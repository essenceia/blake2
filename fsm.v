==> flow/design.v <==
module byte_size_config(
	input wire clk, 
	input wire nreset, 
	input wire valid_i,
	input wire config_v_i,
	input wire [7:0] data_i,
	output wire [7:0]  kk_o,
	output wire [7:0]  nn_o,
	output wire [63:0] ll_o
); 
	parameter CFG_CNT_KK      = 4'd0;
	parameter CFG_CNT_NN      = 4'd1;
	parameter CFG_CNT_LL_MIN  = 4'd2;
	parameter CFG_CNT_LL_MAX  = 4'd10;
	reg       unused_cfg_cnt_q;
	reg [3:0]  cfg_cnt_q; 
	reg [7:0]  kk_q;
	reg [7:0]  nn_q;
	reg [63:0] ll_q;
	always @(posedge clk) begin
		if ((~nreset) | (valid_i & ~config_v_i)) begin
			cfg_cnt_q <= '0;
		end else begin
			{ unusued_cfg_cnt_q, cfg_cnt_q } <= cfg_cnt_q + 'd1;
		end
	end
	always @(posedge clk) begin
		case(cfg_cnt_q) 
			CFG_CNT_KK: kk_q <= data_i;
			CFG_CNT_NN: nn_q <= data_i;
			default: ll_q <= {ll_q[54:0] , data_i}; 
		endcase
	end
	assign kk_o = kk_q;
	assign nn_o = nn_q;
	assign ll_o = ll_q;
endmodule 
module block_data(
	input wire clk, 
	input wire nreset, 
	input wire valid_i,
	input wire [1:0] cmd_i,
	input wire [5:0] data_i,
	output wire         data_v_o,
	output wire [7:0]   data_o,
	output wire [5:0]   data_idx_o,
	output wire         block_first_o,
	output wire         block_last_o
);
	parameter CMD_CONF  = 2'd0;  
	parameter CMD_START = 2'd1;
	parameter CMD_DATA  = 2'd2;
	parameter CMD_LAST  = 2'd3;
	reg [7:0] data_q;
	reg [5:0] cnt_q;
	reg       unusued_cnt_q;
	wire      data_v;
	wire      start_v;
	reg       start_q;
	wire      last_v;
	reg       last_q;
	wire      conf_v;
	assign start_v = valid_i & (cmd_i == CMD_START);	
	assign last_v = valid_i & (cmd_i == CMD_LAST);	
	assign data_v = valid_i & ~(cmd_i == CMD_CONF); 
	always @(posedge clk) begin
		if (~nreset | start_v) begin
			cnt_q <= '0;
		end else begin
			{unused_cnt_q, cnt_q} <= cnt_q + data_v;
		end
	end
	always @(posedge clk) begin
		data_v_q <= data_v;
		if (data_v) begin
			data_q <= data_i;
		end
	end
	always @(posedge clk) begin
		if (~nreset | (cnt_q == 6'd63))begin
			start_q <= '0;
			last_q <= '0;
		end else if (start_v | last_v) begin
			start_q <= start_v;
			last_q <= last_v;
		end
	end
	assign data_v_o = data_v_q;
	assign data_o = data_q;
	assign data_idx_o = cnt_q;
	assign block_first_o = start_q;
	assign block_last_o = last_q; 
endmodule
module io_intf(
	input wire clk, 
	input wire nreset, 
	input wire       valid_i,
	input wire [1:0] cmd_i,
	input wire [7:0] data_i,
	output wire hash_finished_o,
	input wire       hash_finished_i,
	output wire [7:0]  kk_o,
	output wire [7:0]  nn_o,
	output wire [63:0] ll_o,
	output wire       data_v_o,
	output wire [7:0] data_o,
	output wire [5:0] data_idx_o,
	output wire       block_first_o,
	output wire       block_last_o
);
	parameter CMD_CONF  = 2'd0;  
	byte_size_config m_config(
		.clk(clk),
		.nreset(nreset),
		.valid_i(valid_i),
		.config_v_i(cmd_i == CMD_CONF),
		.data_i(data_i),
		.kk_o(kk_o),
		.nn_o(nn_o),
		.ll_o(ll_o)
	);
	block_data m_block_data(
		.clk(clk), 
		.nreset(nreset), 
		.valid_i(valid_i),
		.cmd_i(cmd_i),
		.data_i(data_i),
	 	.data_v_o(data_v_o),
	 	.data_o(data_o),
	 	.data_idx_o(data_idx_o),
	 	.block_first_o(block_first_o),
	 	.block_last_o(block_last_o)
	);
	assign hash_finished_o = hash_finished_i;
endmodule
**From RTL to reports: io_intf**

What the tools print for io_intf, step after step.
Lines are those of the file above, counted from 1.
Library cell names are shortened.
A cell with - has no value.

- Top module: io_intf
- Clock: clk
- Cell library: sky130hd
- Timing corner: tt_025C_1v80

**Word level**

Counts by Yosys on the flattened word-level netlist (proc, flatten, opt, wreduce; memories kept). Register bits leave out memories and registers merged into their read ports (data or address); mux counts leave out enables and synchronous resets folded into registers. Print and check cells are left out. Cells with the same type and inputs are merged into one.

- Flip-flop bits (word level): 98
- Input port bits: 14
- Output and inout bits: 98
- Elaborated cells: 27

- Add/sub/neg operators: 2
- Eq/ne operators: 4
- Bitwise gates (word level): 9
- Reduce/logical cells: 3

Operator list:

| operator | number |
|---|---|
| 6-bit by 1-bit adder with 6-bit output | 1 |
| 6-bit == test (second input constant) | 1 |
| 1-bit bitwise OR | 4 |
| 4-bit by 1-bit adder with 4-bit output (second input constant) | 1 |
| 4-bit by 1-bit == test with 1-bit output (second input constant) | 1 |
| 4-bit logical NOT | 1 |
| 1-bit AND | 3 |
| 1-bit inverter | 2 |
| 2-bit by 1-bit == test with 1-bit output (second input constant) | 1 |
| 2-bit == test (second input constant) | 1 |
| 2-bit logical NOT | 1 |
| 2-bit OR reduction | 1 |

**Logic depth**

Yosys ltp: most cells in a row. Word level: on the elaborated netlist, between registers, memories and ports. Mapped: between sequential cells and ports; inverters and the memories' decode and read muxes count.

- Depth in word-level cells: 4
- ABC_AREA: 1
- Gate-level depth with buffers: 8
- Depth with buffers taken out: 8

**Netlist**

The flow's flattened synthesis, as Yosys stat reports it; memories are mapped. The netlist is that of the ABC_AREA named above (0 if unset); the other value can give another one.

- Standard cells after synthesis: 165
- Synthesis area: 3164.3 um^2
- Mapped flip-flops: 98

Cells by type:

| cell type | number |
|---|---|
| edfxtp_1 | 85 |
| dfxtp_1 | 13 |
| ha_1 | 5 |
| nor2_1 | 14 |
| nand2_1 | 13 |
| inv_1 | 11 |
| buf_4 | 4 |
| nand3_1 | 4 |
| a21oi_1 | 3 |
| nor3b_1 | 2 |
| nand4_1 | 2 |
| xnor2_1 | 1 |
| xor2_1 | 1 |
| nand3b_1 | 1 |
| nor2_2 | 1 |
| nor3_1 | 1 |
| o21ai_0 | 1 |
| o21ai_1 | 1 |

Not listed: further types 2, cells in them 2.

**Timing after synthesis**

OpenSTA on the mapped netlist: ideal clock, no wires. The path of least setup slack (recovery checks aside). Input and output delay are each 20% of the period. Register names are those of the netlist, which keeps one name where synthesis merged equal registers.

- Path kind: reg-to-reg
- From: reg m_config.cfg_cnt_q[0]
- To: reg m_config.ll_q[0]
- Clock period: 3.93 ns
- Setup time: 0.485 ns
- Time at the first pin: 0.000 ns
- Arrival time: 3.507 ns
- Required time: 3.445 ns
- Path slack: -0.061 ns
- Delay of the path: 3.992 ns
- Stages on the path: 5
- Period reached after synthesis: 3.991 ns

"delay of the path" is the arrival time less input delay plus setup time.
"stages on the path" counts driving pins, that of a launching flip-flop among them; a cell with two outputs on the path counts twice.
"period reached after synthesis" is the clock period less the worst setup slack; recovery checks do not enter. This is arithmetic on one report: input and output delays are still those of the set period (20% each).
The rows between start and end are the longest chain of elaborated cells between them; the timing report does not say that the signal goes this way. Where chains are equally long, one stands for them.
A line is the first line of the expression or statement that the cell stems from. Yosys adds cells for indexed reads and writes and turns some case tables into memories.

- Cell sequence: dfxtp_1 inv_1 ha_1 nor3b_1 nor2_1
- Cells in the longest elaborated chain: 2

Ends and longest elaborated chain, after synthesis:

| element | line | text |
|---|---|---|
| from (decl) | 16 | `reg [3:0] cfg_cnt_q;` |
| from (assign) | 22 | `cfg_cnt_q <= '0;` |
| 4-bit logical NOT | 28 | `case(cfg_cnt_q)` |
| 2-bit OR reduction | - |  |
| to (assign) | 31 | `default: ll_q <= {ll_q[54:0] , data_i};` |
| to (decl) | 19 | `reg [63:0] ll_q;` |

**Worst path after layout**

Path of least setup slack in the final report of entry A (OpenROAD, finished layout, wires in). Where an end is a register, its clock arrival counts in the times.

- Path kind: input-to-reg
- From: in valid_i
- To: reg m_block_data.cnt_q[4]
- Clock period: 3.69 ns
- Input delay: 0.74 ns
- Setup time: 0.12 ns
- Time at the first pin: 0.74 ns
- Arrival time: 2.45 ns
- Required time: 3.92 ns
- Path slack: 1.47 ns
- Stages on the path: 8

The rows between start and end are the longest chain of elaborated cells between them; the timing report does not say that the signal goes this way. Where chains are equally long, one stands for them.

- Cell sequence: clkdlybuf4s50_1 o21ai_1 inv_1 ha_1 ha_1 nand2_1 o21ai_0 a21oi_1
- Cells in the longest elaborated chain: 2

Ends and longest elaborated chain, post-layout:

| element | line | text |
|---|---|---|
| from (decl) | 97 | `input wire valid_i,` |
| 1-bit AND | 65 | `assign data_v = valid_i & ~(cmd_i == CMD_CONF);` |
| 6-bit by 1-bit adder with 6-bit output | 70 | `{unused_cnt_q, cnt_q} <= cnt_q + data_v;` |
| to (assign) | 68 | `cnt_q <= '0;` |
| to (decl) | 55 | `reg [5:0] cnt_q;` |

Some nets on the timed path still bear RTL names; the line given drives or declares the net.

Named nets, post-layout:

| net | line |
|---|---|
| m_block_data.data_v | 65 |

Add stored flow runs of io_intf

Measured results for io_intf: 2 stored runs of the Yosys and OpenROAD flow on sky130hd. The settings differ; the order carries no meaning. The constraints put input and output delay at 20% of the set period each and load the outputs with 0.01 pF.
By "time on the worst setup path" is meant the share of the clock period that the worst setup path is allowed (20% is reserved at inputs, 20% at outputs), minus its slack. Clock arrival times at its registers enter into it.

### Entry A

==> flow/run.sh <==
#!/bin/bash
# the make line also repeats the synthesis and layout settings of config.mk as NAME=value (left out here)
make -C /OpenROAD-flow-scripts/flow DESIGN_CONFIG=/design/flow/config.mk WORK_HOME=/design/flow/orfs CLKGATE_MAP_FILE= finish
==> flow/config.mk <==
export PLATFORM = sky130hd
export DESIGN_NAME = io_intf
export DESIGN_NICKNAME = io_intf
export VERILOG_FILES = /design/flow/design.v
export SDC_FILE = /design/flow/constraint.sdc
export NUM_CORES = 4
export LEC_CHECK = 0
export ABC_AREA = 1
export CAP_MARGIN = 20
export CORE_ASPECT_RATIO = 0.75
export CORE_MARGIN = 2
export CORE_UTILIZATION = 18
export PLACE_DENSITY_LB_ADDON = 0.2
export SETUP_SLACK_MARGIN = 0.7
export SLEW_MARGIN = 20
export TNS_END_PERCENT = 85
==> flow/constraint.sdc <==
create_clock -name core_clock -period 3.69 [get_ports {clk}]
set_input_delay 0.7380 -clock core_clock [delete_from_list [all_inputs] [get_ports {clk}]]
set_output_delay 0.7380 -clock core_clock [all_outputs]
set_load 0.01 [all_outputs]

Results of entry A:
- Die outline area: 18667.4 um^2
- Post-route utilization: 28.6%
- Area of the standard cells in the finished layout: 4873.4 um^2
- Time on the worst setup path: 1.48 ns
- Critical path kind: input-to-reg
- Total negative slack on setup checks: 0.000 ns
- Post-synthesis cell area: 3164.3 um^2
- Setup slack of the worst path: 1.468 ns

### Entry B

==> flow/run.sh <==
#!/bin/bash
# the make line also repeats the synthesis and layout settings of config.mk as NAME=value (left out here)
make -C /OpenROAD-flow-scripts/flow DESIGN_CONFIG=/design/flow/config.mk WORK_HOME=/design/flow/orfs CLKGATE_MAP_FILE= finish
==> flow/config.mk <==
export PLATFORM = sky130hd
export DESIGN_NAME = io_intf
export DESIGN_NICKNAME = io_intf
export VERILOG_FILES = /design/flow/design.v
export SDC_FILE = /design/flow/constraint.sdc
export NUM_CORES = 4
export LEC_CHECK = 0
export ABC_AREA = 0
export CAP_MARGIN = 25
export CELL_PAD_IN_SITES_GLOBAL_PLACEMENT = 2
export CORE_MARGIN = 2
export CORE_UTILIZATION = 33
export GPL_ROUTABILITY_DRIVEN = 0
export MAX_ROUTING_LAYER = met4
export PLACE_DENSITY = 0.63
export SLEW_MARGIN = 20
export TNS_END_PERCENT = 60
==> flow/constraint.sdc <==
create_clock -name core_clock -period 5.83 [get_ports {clk}]
set_input_delay 1.1660 -clock core_clock [delete_from_list [all_inputs] [get_ports {clk}]]
set_output_delay 1.1660 -clock core_clock [all_outputs]
set_load 0.01 [all_outputs]

Results of entry B:
- Die outline area: 10269.8 um^2
- Post-route utilization: 49.4%
- Area of the standard cells in the finished layout: 4544.4 um^2
- Time on the worst setup path: 1.53 ns
- Critical path kind: input-to-reg
- Total negative slack on setup checks: 0.000 ns
- Post-synthesis cell area: 3126.7 um^2
- Setup slack of the worst path: 3.134 ns
